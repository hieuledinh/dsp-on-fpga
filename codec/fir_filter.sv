==> flow/design.v <==
module fir_filter #(
    parameter TAPS = 5
) (
    input logic clk,
    input logic rst_n,
    input logic signed [23:0] din,   
    output logic signed [23:0] dout   
);
  logic signed [23:0] coeff[TAPS-1:0];   
  logic signed [23:0] delay_line[TAPS-1:0];
  logic signed [47:0] acc;   
  initial begin
    coeff[0] = 24'h001000;   
    coeff[1] = 24'h002000;
    coeff[2] = 24'h004000;
    coeff[3] = 24'h002000;
    coeff[4] = 24'h001000;
  end
  always_ff @(posedge clk or negedge rst_n) begin
    if (!rst_n) begin
      acc <= 48'd0;
    end else begin
      acc <= 48'd0;
      for (int i = 0; i < TAPS; i++) begin
        if (i == 0) delay_line[i] <= din;
        else delay_line[i] <= delay_line[i-1];
        acc <= acc + (coeff[i] * delay_line[i]);
      end
      dout <= acc[47:24];   
    end
  end
endmodule
; ---- Step by step through the tools: fir_filter
; What the tools print for fir_filter, step after step.
; Lines are those of the file above, counted from 1.
; Operators: Yosys type, input widths -> output width; for muxes data width and select width s.
; Library cell names are shortened.
; A cell with n/a has no value.
[design]
design = fir_filter
clock = clk
cell_library = sky130hd
lib_corner = tt_025C_1v80

; ---- Word-level counts
; Yosys after proc, flatten, opt, wreduce and memory -nomap, before mapping. Enables and synchronous resets that opt folds into registers are not counted as muxes. Print and check cells are not counted. Equal cells are merged and count once.
; Memory sizes are those after Yosys's memory passes, which may raise the word count (mostly to a power of two), join words into wider ones and drop unused or constant bits.
[classes]
n_mul = 1
addsub = 1
[ops]
columns = cell, count
row1 = $mul 24x24->48, 1
row2 = $add 48x48->48, 1
[bits]
register_bits = 192
n_memories = 1
elab_cells = 10
out_inout_bits = 24
mem_bits_ro = 15
[memory_table]
columns = name, words, width, read_ports, wr, line
row1 = coeff, 5, 3, 1, 0, 9  ; logic signed [23:0] coeff[TAPS-1:0];

; ---- Longest topological paths
; Longest topological path by Yosys (ltp), each cell counted once; first at word level (registers and memories cut), then after technology mapping (sequential cells cut; the memories' decode and read muxes count).
[depth]
ltp_word = 2
ABC_AREA = 0
mapped_depth = 16
depth_no_buf = 16

; ---- Synthesis result
; Yosys stat after the flow's synthesis: flattened, memories mapped to cells. It holds for the ABC_AREA given above (unset counts as 0); a run with the other value may have another netlist.
[mapped]
n_buf = 4
mapped_area_mm2 = 0.0085932
flip_flops = 180
seq_area_mm2 = 0.005225
stdcells = 567
[types]
columns = type, count
row1 = edfxtp_1, 144
row2 = ha_1, 128
row3 = dfrtp_1, 36
row4 = fa_1, 13
row5 = xnor2_1, 22
row6 = a21oi_1, 37
row7 = inv_1, 24
row8 = xor2_1, 10
row9 = nand2_1, 22
row10 = o21ai_0, 16
row11 = nor2_1, 16
row12 = nor3_1, 11
row13 = a211oi_1, 6
row14 = a31oi_1, 7
row15 = o21ai_1, 7
row16 = o31ai_1, 4
row17 = nand2b_1, 4
row18 = nand3_1, 5
; Other cell types: 37; their cells: 55.

; ---- Timing after synthesis
; Source: OpenSTA report_checks on the synthesized netlist (no wires, ideal clock, input and output delay 20% of the period each), path of least setup slack; recovery checks are left aside. Register names are those of the netlist, which keeps one name where synthesis merged equal registers.
[synth_timing]
path_kind = register to register
start = register delay_line[4][23]
end = register acc[44]
launch_ns = 0.000
t_arrival_ns = 4.439
slack_ns = 0.384
setup_ns = 0.127
path_stages = 17
t_required_ns = 4.823
path_delay_ns = 4.566
tclk_ns = 4.95
synth_period_reached_ns = 4.566
; "path_delay_ns" is the arrival time less input delay plus setup time.
; "path_stages": output pins that drive a net of the path, with the launching flip-flop's if there is one; two outputs of one cell count as two.
; "synth_period_reached_ns" = period - worst setup slack (recovery checks aside). The figure is calculated, with input and output delays left at 20% of the set period.
; The rows between start and end are the longest chain of elaborated cells between them; the timing report does not say that the signal goes this way. Where chains are equally long, one stands for them.
; Each line given opens the expression or statement behind the cell; cells for indexed reads and writes are added by Yosys, which also makes memories of some case tables.
; At most two assigning lines are given for a register; there are more.
[synth_between]
path_cell_list = edfxtp_1 > ha_1 > inv_1 > fa_1 > inv_1 > ha_1 > ha_1 > fa_1 > ha_1 > ha_1 > a211oi_1 > nand2_1 > o21ai_1 > or4b_1 > a21oi_1 > a211oi_1 > xnor2_1
elab_chain_cells = 2
cells_between = 2
cone_lines = 1
classes_between = 1 x add/sub; 1 x mul
[synth_rtl]
columns = item, line
row1 = start: declaration, 10  ; logic signed [23:0] delay_line[TAPS-1:0];
row2 = start: assignment, 26  ; else delay_line[i] <= delay_line[i-1];
row3 = $mul 24x24->48, 27  ; acc <= acc + (coeff[i] * delay_line[i]);
row4 = $add 48x48->48, 27
row5 = end: assignment, 23  ; acc <= 48'd0;
row6 = end: assignment, 27
row7 = end: declaration, 11  ; logic signed [47:0] acc;

; ---- Worst path after layout
; Path of least setup slack in the final report of run 1 (OpenROAD, finished layout, wires in). Where an end is a register, its clock arrival counts in the times.
[layout_timing]
path_kind = register to register
start = register delay_line[4][23]
end = register acc[47]
setup_ns = 0.12
t_arrival_ns = 4.38
tclk_ns = 3.72
slack_ns = -0.33
launch_ns = 0.44
path_stages = 18
t_required_ns = 4.05
; The rows between start and end are the longest chain of elaborated cells between them; the timing report does not say that the signal goes this way. Where chains are equally long, one stands for them.
; At most two assigning lines are given for a register; there are more.
[layout_between]
path_cell_list = edfxtp_1 > buf_6 > buf_8 > inv_4 > fa_1 > inv_2 > ha_4 > ha_4 > fa_2 > ha_4 > ha_4 > a22o_1 > or4_4 > o22a_2 > o31ai_4 > buf_6 > o41ai_4 > xnor2_1
elab_chain_cells = 2
cells_between = 2
cone_lines = 1
classes_between = 1 x add/sub; 1 x mul
[layout_rtl]
columns = item, line
row1 = start: declaration, 10  ; logic signed [23:0] delay_line[TAPS-1:0];
row2 = start: assignment, 26  ; else delay_line[i] <= delay_line[i-1];
row3 = $mul 24x24->48, 27  ; acc <= acc + (coeff[i] * delay_line[i]);
row4 = $add 48x48->48, 27
row5 = end: assignment, 23  ; acc <= 48'd0;
row6 = end: assignment, 27
row7 = end: declaration, 11  ; logic signed [47:0] acc;

Add stored flow runs of fir_filter

Below are 2 stored runs of the flow (Yosys, OpenROAD; platform sky130hd) on fir_filter, each with its settings and what was measured, unordered. Constraints: input delay and output delay 20% of the set period each, output load 0.01 pF.
"achievedPeriod_ns" = clock period - worst setup slack. The figure is calculated, with input and output delays left at 20% of the set period.
"worst_setup_path_time_ns" = time allowed to the worst setup path (clock period - input delay - output delay, where it has them) - its slack; a late launch clock adds to it, a late capture clock takes from it.
By "power_total_mw" is meant OpenSTA's value without simulated activity: inputs other than the clock are taken to toggle once in ten clock periods, and the tool carries that through the logic.

# run 1
==> flow/run.sh <==
#!/bin/bash
# the make line also repeats the synthesis and layout settings of config.mk as NAME=value (left out here)
make -C /OpenROAD-flow-scripts/flow DESIGN_CONFIG=/design/flow/config.mk WORK_HOME=/design/flow/orfs CLKGATE_MAP_FILE= finish
==> flow/config.mk <==
export PLATFORM = sky130hd
export DESIGN_NAME = fir_filter
export DESIGN_NICKNAME = fir_filter
export VERILOG_FILES = /design/flow/design.v
export SDC_FILE = /design/flow/constraint.sdc
export NUM_CORES = 4
export LEC_CHECK = 0
export ABC_AREA = 0
export CAP_MARGIN = 10
export CELL_PAD_IN_SITES_GLOBAL_PLACEMENT = 0
export CORE_MARGIN = 2
export CORE_UTILIZATION = 19
export CTS_CLUSTER_DIAMETER = 128
export GPL_TIMING_DRIVEN = 1
export HOLD_SLACK_MARGIN = 0.21
export MAX_ROUTING_LAYER = met4
export MIN_ROUTING_LAYER = met2
export PLACE_DENSITY_LB_ADDON = 0.22
export SETUP_SLACK_MARGIN = 0.65
export SLEW_MARGIN = 20
export TNS_END_PERCENT = 25
==> flow/constraint.sdc <==
create_clock -name core_clock -period 3.72 [get_ports {clk}]
set_input_delay 0.7440 -clock core_clock [delete_from_list [all_inputs] [get_ports {clk}]]
set_output_delay 0.7440 -clock core_clock [all_outputs]
set_load 0.01 [all_outputs]

==> run 1: results <==
synth_area_mm2=0.0085932
design.die.area_mm2=0.0469437
stdcell_area_mm2=0.011969
finalUtil_frac=0.269
timing.setup.ws_ns=-0.329
tns_setup_ns=-2.893
power_total_mw=11.422
achievedPeriod_ns=4.049
worst_setup_path_time_ns=4.05
worst_path_kind="register to register"

# run 2
==> flow/run.sh <==
#!/bin/bash
# the make line also repeats the synthesis and layout settings of config.mk as NAME=value (left out here)
make -C /OpenROAD-flow-scripts/flow DESIGN_CONFIG=/design/flow/config.mk WORK_HOME=/design/flow/orfs CLKGATE_MAP_FILE= finish
==> flow/config.mk <==
export PLATFORM = sky130hd
export DESIGN_NAME = fir_filter
export DESIGN_NICKNAME = fir_filter
export VERILOG_FILES = /design/flow/design.v
export SDC_FILE = /design/flow/constraint.sdc
export NUM_CORES = 4
export LEC_CHECK = 0
export CAP_MARGIN = 20
export CELL_PAD_IN_SITES_DETAIL_PLACEMENT = 1
export CORE_MARGIN = 2
export CORE_UTILIZATION = 46
export CTS_CLUSTER_SIZE = 14
export GPL_ROUTABILITY_DRIVEN = 1
export GPL_TIMING_DRIVEN = 1
export MIN_ROUTING_LAYER = met1
export PLACE_DENSITY_LB_ADDON = 0.3
export SETUP_SLACK_MARGIN = 0.36
export SLEW_MARGIN = 20
==> flow/constraint.sdc <==
create_clock -name core_clock -period 6.55 [get_ports {clk}]
set_input_delay 1.3100 -clock core_clock [delete_from_list [all_inputs] [get_ports {clk}]]
set_output_delay 1.3100 -clock core_clock [all_outputs]
set_load 0.01 [all_outputs]

==> run 2: results <==
synth_area_mm2=0.0085932
design.die.area_mm2=0.0197909
stdcell_area_mm2=0.0099896
finalUtil_frac=0.55
timing.setup.ws_ns=1.664
tns_setup_ns=0.000
power_total_mw=5.197
achievedPeriod_ns=4.886
worst_setup_path_time_ns=4.89
worst_path_kind="register to register"
